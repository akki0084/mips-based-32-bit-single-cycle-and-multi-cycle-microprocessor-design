==> flow/design.v <==
module CONTROLLER(input	logic	clk, reset,
		  input	logic [5:0] op, funct,
		  input	logic	zero,
		  output logic	pcen, memwrite, irwrite, regwrite,
		  output logic	alusrca, iord, memtoreg, regdst,
		  output logic [1:0] alusrcb, pcsrc,
		  output logic [2:0] alucontrol);
logic [1:0] aluop; 
logic	branch, pcwrite;
logic [3:0] state;
logic [14:0]controls;
MAINDEC md(clk, reset, op,pcwrite, memwrite, irwrite, regwrite, alusrca, branch, iord, memtoreg, regdst, alusrcb, pcsrc, aluop,state,controls);
ALUDEC	ad(funct, aluop, alucontrol);
assign pcen=(branch & zero)| pcwrite;
endmodule
module MAINDEC(input logic clk, reset,
		input	logic [5:0] op,
		output logic pcwrite, memwrite, irwrite, regwrite,
	        output logic alusrca, branch, iord, memtoreg, regdst, 
		output logic [1:0] alusrcb, pcsrc,
		output logic [1:0] aluop,
		output logic [3:0] state,
		output logic [14:0]controls);
parameter	FETCH	=	4'b0000;	 
parameter	DECODE	=	4'b0001;	 
parameter	MEMADR	=	4'b0010;	 
parameter	MEMRD	=	4'b0011;	 
parameter	MEMWB	=	4'b0100;	 
parameter	MEMWR	=	4'b0101;	 
parameter	RTYPEEX	=	4'b0110;	 
parameter	RTYPEWB	=	4'b0111;	 
parameter	BEQEX	=	4'b1000;	 
parameter	ADDIEX	=	4'b1001;	 
parameter	ADDIWB	=	4'b1010;	 
parameter	JEX	=	4'b1011;	 
parameter	LW	=	6'b100011;	 
parameter	SW	=	6'b101011;	 
parameter	RTYPE	=	6'b000000;	 
parameter	BEQ	=	6'b000100;	 
parameter	ADDI	=	6'b001000;	 
parameter	J	=	6'b000010;	 
logic [3:0]nextstate;
always_ff @(posedge clk or posedge reset) 
if(reset)
	 state <= FETCH;
else 
	state <= nextstate;
always_comb
case(state)
FETCH:	nextstate = DECODE;
DECODE:	case(op)
	LW	:nextstate = MEMADR;
	SW	:nextstate = MEMADR;
        RTYPE	:nextstate = RTYPEEX;
        BEQ	:nextstate = BEQEX; 
	ADDI	:nextstate = ADDIEX;
	J	:nextstate = JEX;
	default	: nextstate = 4'bx;  
        endcase
MEMADR: case(op)
		LW: nextstate=MEMRD;
		SW: nextstate=MEMWR;
	default   : nextstate=4'bx;
         endcase
MEMRD	: nextstate=MEMWB;
MEMWB	: nextstate=FETCH;
MEMWR	: nextstate=FETCH;
RTYPEEX	: nextstate=RTYPEWB;
RTYPEWB	: nextstate=FETCH;
BEQEX	: nextstate=FETCH;
ADDIEX	: nextstate=ADDIWB;
ADDIWB	: nextstate=FETCH;
JEX	: nextstate=FETCH;
default: nextstate = 4'bx;  
endcase
assign {pcwrite, memwrite, irwrite, regwrite, alusrca, branch, iord, memtoreg, regdst, alusrcb, pcsrc, aluop} = controls;
always_comb case(state)
FETCH:	controls = 15'h5010;
DECODE:	controls = 15'h0030;
MEMADR: controls = 15'h0420; 
MEMRD : controls = 15'h0100;
MEMWB : controls = 15'h0880;
MEMWR : controls = 15'h2100; 
RTYPEEX:controls = 15'h0402;
RTYPEWB:controls = 15'h0840;  
BEQEX  :controls = 15'h0605;
ADDIEX :controls = 15'h0420;
ADDIWB :controls = 15'h0800;
JEX    :controls = 15'h4008;
default: controls = 15'hxxxx;  
endcase
endmodule
module ALUDEC(input logic [5:0] funct,
	      input logic [1:0] aluop,
              output logic [2:0] alucontrol);
always_comb
begin
case(aluop)
	2'b00: alucontrol <= 3'b010;  
	2'b01: alucontrol <= 3'b110;  
	default: case(funct)  
			6'b100000: alucontrol <= 3'b010;  
			6'b100010: alucontrol <= 3'b110;  
			6'b100100: alucontrol <= 3'b000;  
			6'b100101: alucontrol <= 3'b001;  
			6'b101010: alucontrol <= 3'b111;  
			default: alucontrol <= 3'bxxx;  
		endcase
endcase
end
 endmodule
======== Tool chain data of CONTROLLER ========
The steps from the RTL of CONTROLLER to its reports follow in flow order.
Lines are those of the file above, counted from 1.
Cell names lack the library's common part.
A cell with n/a has no value.
design
  design top .............................. CONTROLLER
  clock port .............................. clk
  cell library ............................ sky130hd
  timing corner ........................... tt_025C_1v80

======== Word-level counts ========
Source: Yosys, flattened and elaborated, memories not mapped. Widths are those after wreduce; folded enables and synchronous resets count as part of the registers. Registers that Yosys merges into a memory's read port (data or address) are not register bits. Print and check cells do not count. Equal cells are merged and count once.
Memory sizes are those after Yosys's memory passes, which may raise the word count (mostly to a power of two), join words into wider ones and drop unused or constant bits.
operators by class
  equality and inequality tests ........... 22
  mux-type cells .......................... 5
  bitwise operators ....................... 2
  reductions and logical operators ........ 5
operators with widths
  operator                                                        number
  6-bit equality test with constant B                             7
  4-bit parallel mux with 7-bit select                            1
  4-bit parallel mux with 5-bit select                            1
  4-bit by 3-bit equality test with 1-bit output with constant B  4
  4-bit equality test with constant B                             4
  3-bit parallel mux with 5-bit select                            1
  4-bit by 2-bit equality test with 1-bit output with constant B  2
  4-bit parallel mux with 2-bit select                            1
  6-bit by 2-bit equality test with 1-bit output with constant B  1
  6-bit by 3-bit equality test with 1-bit output with constant B  1
  6-bit by 4-bit equality test with 1-bit output with constant B  1
  6-bit logical NOT                                               1
  6-bit OR reduction                                              1
  3-bit parallel mux with 2-bit select                            1
  4-bit by 1-bit equality test with 1-bit output with constant B  1
  4-bit logical NOT                                               1
  2-bit by 1-bit equality test with 1-bit output with constant B  1
  2-bit logical NOT                                               1
  2-bit OR reduction                                              1
  1-bit bitwise AND                                               1
  1-bit bitwise OR                                                1
word-level totals
  register bits ........................... 4
  ROM bits ................................ 240
  memory cells ............................ 1
  output and inout bits ................... 15
  cells after elaboration ................. 36
memories
  name              depth  bits a word  read ports  write ports  RTL line  source
  (name not given)  16     15           1           0            77        always_comb case(state)

======== Longest topological paths ========
Depth = most cells in a row (Yosys ltp): at word level without a register or memory, in the mapped netlist without a sequential cell, where the memories' decode and read muxes count.
depth
  depth in word-level cells ............... 4
  ABC_AREA ................................ 0
  depth in mapped cells ................... 5
  mapped depth without buffers ............ 5

======== After synthesis ========
Yosys stat after the flow's synthesis: flattened, memories mapped to cells. It holds for the ABC_AREA given above (unset counts as 0); a run with the other value may have another netlist.
mapped netlist
  standard cells after synthesis .......... 65
  cell area after synthesis ............... 0.0005155 mm^2
  sequential area ......................... 0.0001001 mm^2
  mapped flip-flops ....................... 4
  buffer cells ............................ 4
cells by type
  type      number
  dfrtp_1   4
  ha_1      4
  and2_1    5
  inv_1     7
  nor3_1    4
  nor4bb_1  2
  o21ai_0   4
  xnor2_1   2
  a21oi_1   3
  buf_4     2
  nand4b_2  1
  nor2_1    4
  nand2_1   3
  and2b_4   1
  and4b_1   1
  or4b_1    1
  a211o_1   1
  a22o_1    1
Not listed: further types 15, cells in them 15.
By module: a second synthesis without flattening, with its own total; a netlist apart from the flattened one above.
second synthesis, totals
  cell total of the unflattened synthesis .. 83
  area total of the unflattened synthesis .. 0.0006857 mm^2
Each row is one instance without its submodules.
modules
  module      instances  cells  area (mm^2)  sequential area (mm^2)
  MAINDEC     1          74     0.0006143    0.0001001
  ALUDEC      1          8      0.0000638    0
  CONTROLLER  1          1      0.0000075    0

======== Timing after synthesis ========
Source: OpenSTA report_checks on the synthesized netlist (no wires, ideal clock, input and output delay 20% of the period each), path of least setup slack; recovery checks are left aside. Register names are those of the netlist, which keeps one name where synthesis merged equal registers.
path after synthesis
  kind .................................... register to output
  from .................................... register md.state[0]
  to ...................................... output port alucontrol[1]
  period .................................. 2730 ps
  output delay ............................ 546 ps
  data arrival time ....................... 1337 ps
  required time ........................... 2184 ps
  path slack .............................. 847 ps
  delay of the path ....................... 1337 ps
  stages on the path ...................... 5
  path buffers ............................ 0
  period reached after synthesis .......... 1883 ps
"delay of the path" is the arrival time less input delay plus setup time.
At an output port there is no setup time.
"stages on the path": output pins that drive a net of the path, with the launching flip-flop's if there is one; two outputs of one cell count as two.
"period reached after synthesis" is the clock period less the worst setup slack; recovery checks do not enter. This is arithmetic on one report: input and output delays are still those of the set period (20% each).
The rows between start and end are the longest chain of elaborated cells between them; the timing report does not say that the signal goes this way. Where chains are equally long, one stands for them.
Each line given opens the expression or statement behind the cell; cells for indexed reads and writes are added by Yosys, which also makes memories of some case tables.
A memory read counts as a cell of the chain, while the word-level depth stops at memories.
on the way, after synthesis
  cell sequence ........................... dfrtp_1 inv_1 ha_1 nand4b_2 or4b_1
  length of the longest elaborated chain .. 3
  elaborated cells between the ends (all ways) .. 4
  source lines of those cells ............. 2
  classes of those cells .................. 1 x eq/ne; 1 x mux; 1 x reduce/logical; 1 x memory
ends and longest elaborated chain, after synthesis
  element                                         RTL line  source
  from (decl)                                     22        output logic [3:0] state,
  from (assign)                                   45        state <= FETCH;
  from (assign)                                   47        state <= nextstate;
  memory 16 x 15 bit                              77        always_comb case(state)
  2-bit by 1-bit equality test with 1-bit output  98        case(aluop)
  3-bit parallel mux with 2-bit select            98
  to (decl)                                       7         output logic [2:0] alucontrol);

======== Timing after layout ========
Path of least setup slack in the final report of stored run 2 (OpenROAD, finished layout, wires in). Where an end is a register, its clock arrival counts in the times.
The report prints the path's times to 10 ps; the period is as set.
path post-layout
  kind .................................... register to output
  from .................................... register md.state[3]
  to ...................................... output port alucontrol[1]
  period .................................. 2080 ps
  output delay ............................ 420 ps
  data arrival time ....................... 1610 ps
  required time ........................... 1660 ps
  path slack .............................. 50 ps
  stages on the path ...................... 5
  path buffers ............................ 1
The rows between start and end are the longest chain of elaborated cells between them; the timing report does not say that the signal goes this way. Where chains are equally long, one stands for them.
A memory read counts as a cell of the chain, while the word-level depth stops at memories.
on the way, post-layout
  cell sequence ........................... dfrtp_1 and2b_4 nand4b_4 or4b_4 buf_6
  length of the longest elaborated chain .. 3
  elaborated cells between the ends (all ways) .. 4
  source lines of those cells ............. 2
  classes of those cells .................. 1 x eq/ne; 1 x mux; 1 x reduce/logical; 1 x memory
ends and longest elaborated chain, post-layout
  element                                         RTL line  source
  from (decl)                                     22        output logic [3:0] state,
  from (assign)                                   45        state <= FETCH;
  from (assign)                                   47        state <= nextstate;
  memory 16 x 15 bit                              77        always_comb case(state)
  2-bit by 1-bit equality test with 1-bit output  98        case(aluop)
  3-bit parallel mux with 2-bit select            98
  to (decl)                                       7         output logic [2:0] alucontrol);

Flow measurements of CONTROLLER on sky130hd: 2 stored runs with different settings, listed in no order. Input and output delays are each 20% of the period that was set; the output load is 0.01 pF.

======== stored run 1 ========
==> flow/run.sh <==
#!/bin/bash
# the make line also repeats the synthesis and layout settings of config.mk as NAME=value (left out here)
make -C /OpenROAD-flow-scripts/flow DESIGN_CONFIG=/design/flow/config.mk WORK_HOME=/design/flow/orfs CLKGATE_MAP_FILE= finish
==> flow/config.mk <==
export PLATFORM = sky130hd
export DESIGN_NAME = CONTROLLER
export DESIGN_NICKNAME = CONTROLLER
export VERILOG_FILES = /design/flow/design.v
export SDC_FILE = /design/flow/constraint.sdc
export NUM_CORES = 4
export LEC_CHECK = 0
export CAP_MARGIN = 20
export CELL_PAD_IN_SITES_GLOBAL_PLACEMENT = 2
export CORE_ASPECT_RATIO = 0.72
export CORE_MARGIN = 4
export CORE_UTILIZATION = 51
export GPL_TIMING_DRIVEN = 1
export MAX_ROUTING_LAYER = met4
export PLACE_DENSITY_LB_ADDON = 0.07
export SETUP_SLACK_MARGIN = 0.34
export SLEW_MARGIN = 20
export TNS_END_PERCENT = 5
==> flow/constraint.sdc <==
create_clock -name core_clock -period 2.19 [get_ports {clk}]
set_input_delay 0.4380 -clock core_clock [delete_from_list [all_inputs] [get_ports {clk}]]
set_output_delay 0.4380 -clock core_clock [all_outputs]
set_load 0.01 [all_outputs]

-------- stored run 1 --------
  incomplete, floorplanning halted on PDN-0185

======== stored run 2 ========
==> flow/run.sh <==
#!/bin/bash
# the make line also repeats the synthesis and layout settings of config.mk as NAME=value (left out here)
make -C /OpenROAD-flow-scripts/flow DESIGN_CONFIG=/design/flow/config.mk WORK_HOME=/design/flow/orfs CLKGATE_MAP_FILE= finish
==> flow/config.mk <==
export PLATFORM = sky130hd
export DESIGN_NAME = CONTROLLER
export DESIGN_NICKNAME = CONTROLLER
export VERILOG_FILES = /design/flow/design.v
export SDC_FILE = /design/flow/constraint.sdc
export NUM_CORES = 4
export LEC_CHECK = 0
export CAP_MARGIN = 20
export CELL_PAD_IN_SITES_DETAIL_PLACEMENT = 0
export CELL_PAD_IN_SITES_GLOBAL_PLACEMENT = 1
export CORE_MARGIN = 2
export CORE_UTILIZATION = 32
export HOLD_SLACK_MARGIN = 0.09
export MIN_ROUTING_LAYER = met2
export PLACE_DENSITY_LB_ADDON = 0.07
export SETUP_SLACK_MARGIN = 0.42
export SLEW_MARGIN = 25
export TNS_END_PERCENT = 35
==> flow/constraint.sdc <==
create_clock -name core_clock -period 2.08 [get_ports {clk}]
set_input_delay 0.4160 -clock core_clock [delete_from_list [all_inputs] [get_ports {clk}]]
set_output_delay 0.4160 -clock core_clock [all_outputs]
set_load 0.01 [all_outputs]

-------- measured, stored run 2 --------
  mapped cell area after synthesis ........ 0.0005155 mm^2
  utilization after routing ............... 0.628
  total negative slack on setup checks .... 0 ps
  setup slack of the worst path ........... 52 ps
  total die area .......................... 0.0019479 mm^2
  standard-cell area after layout ......... 0.0009459 mm^2
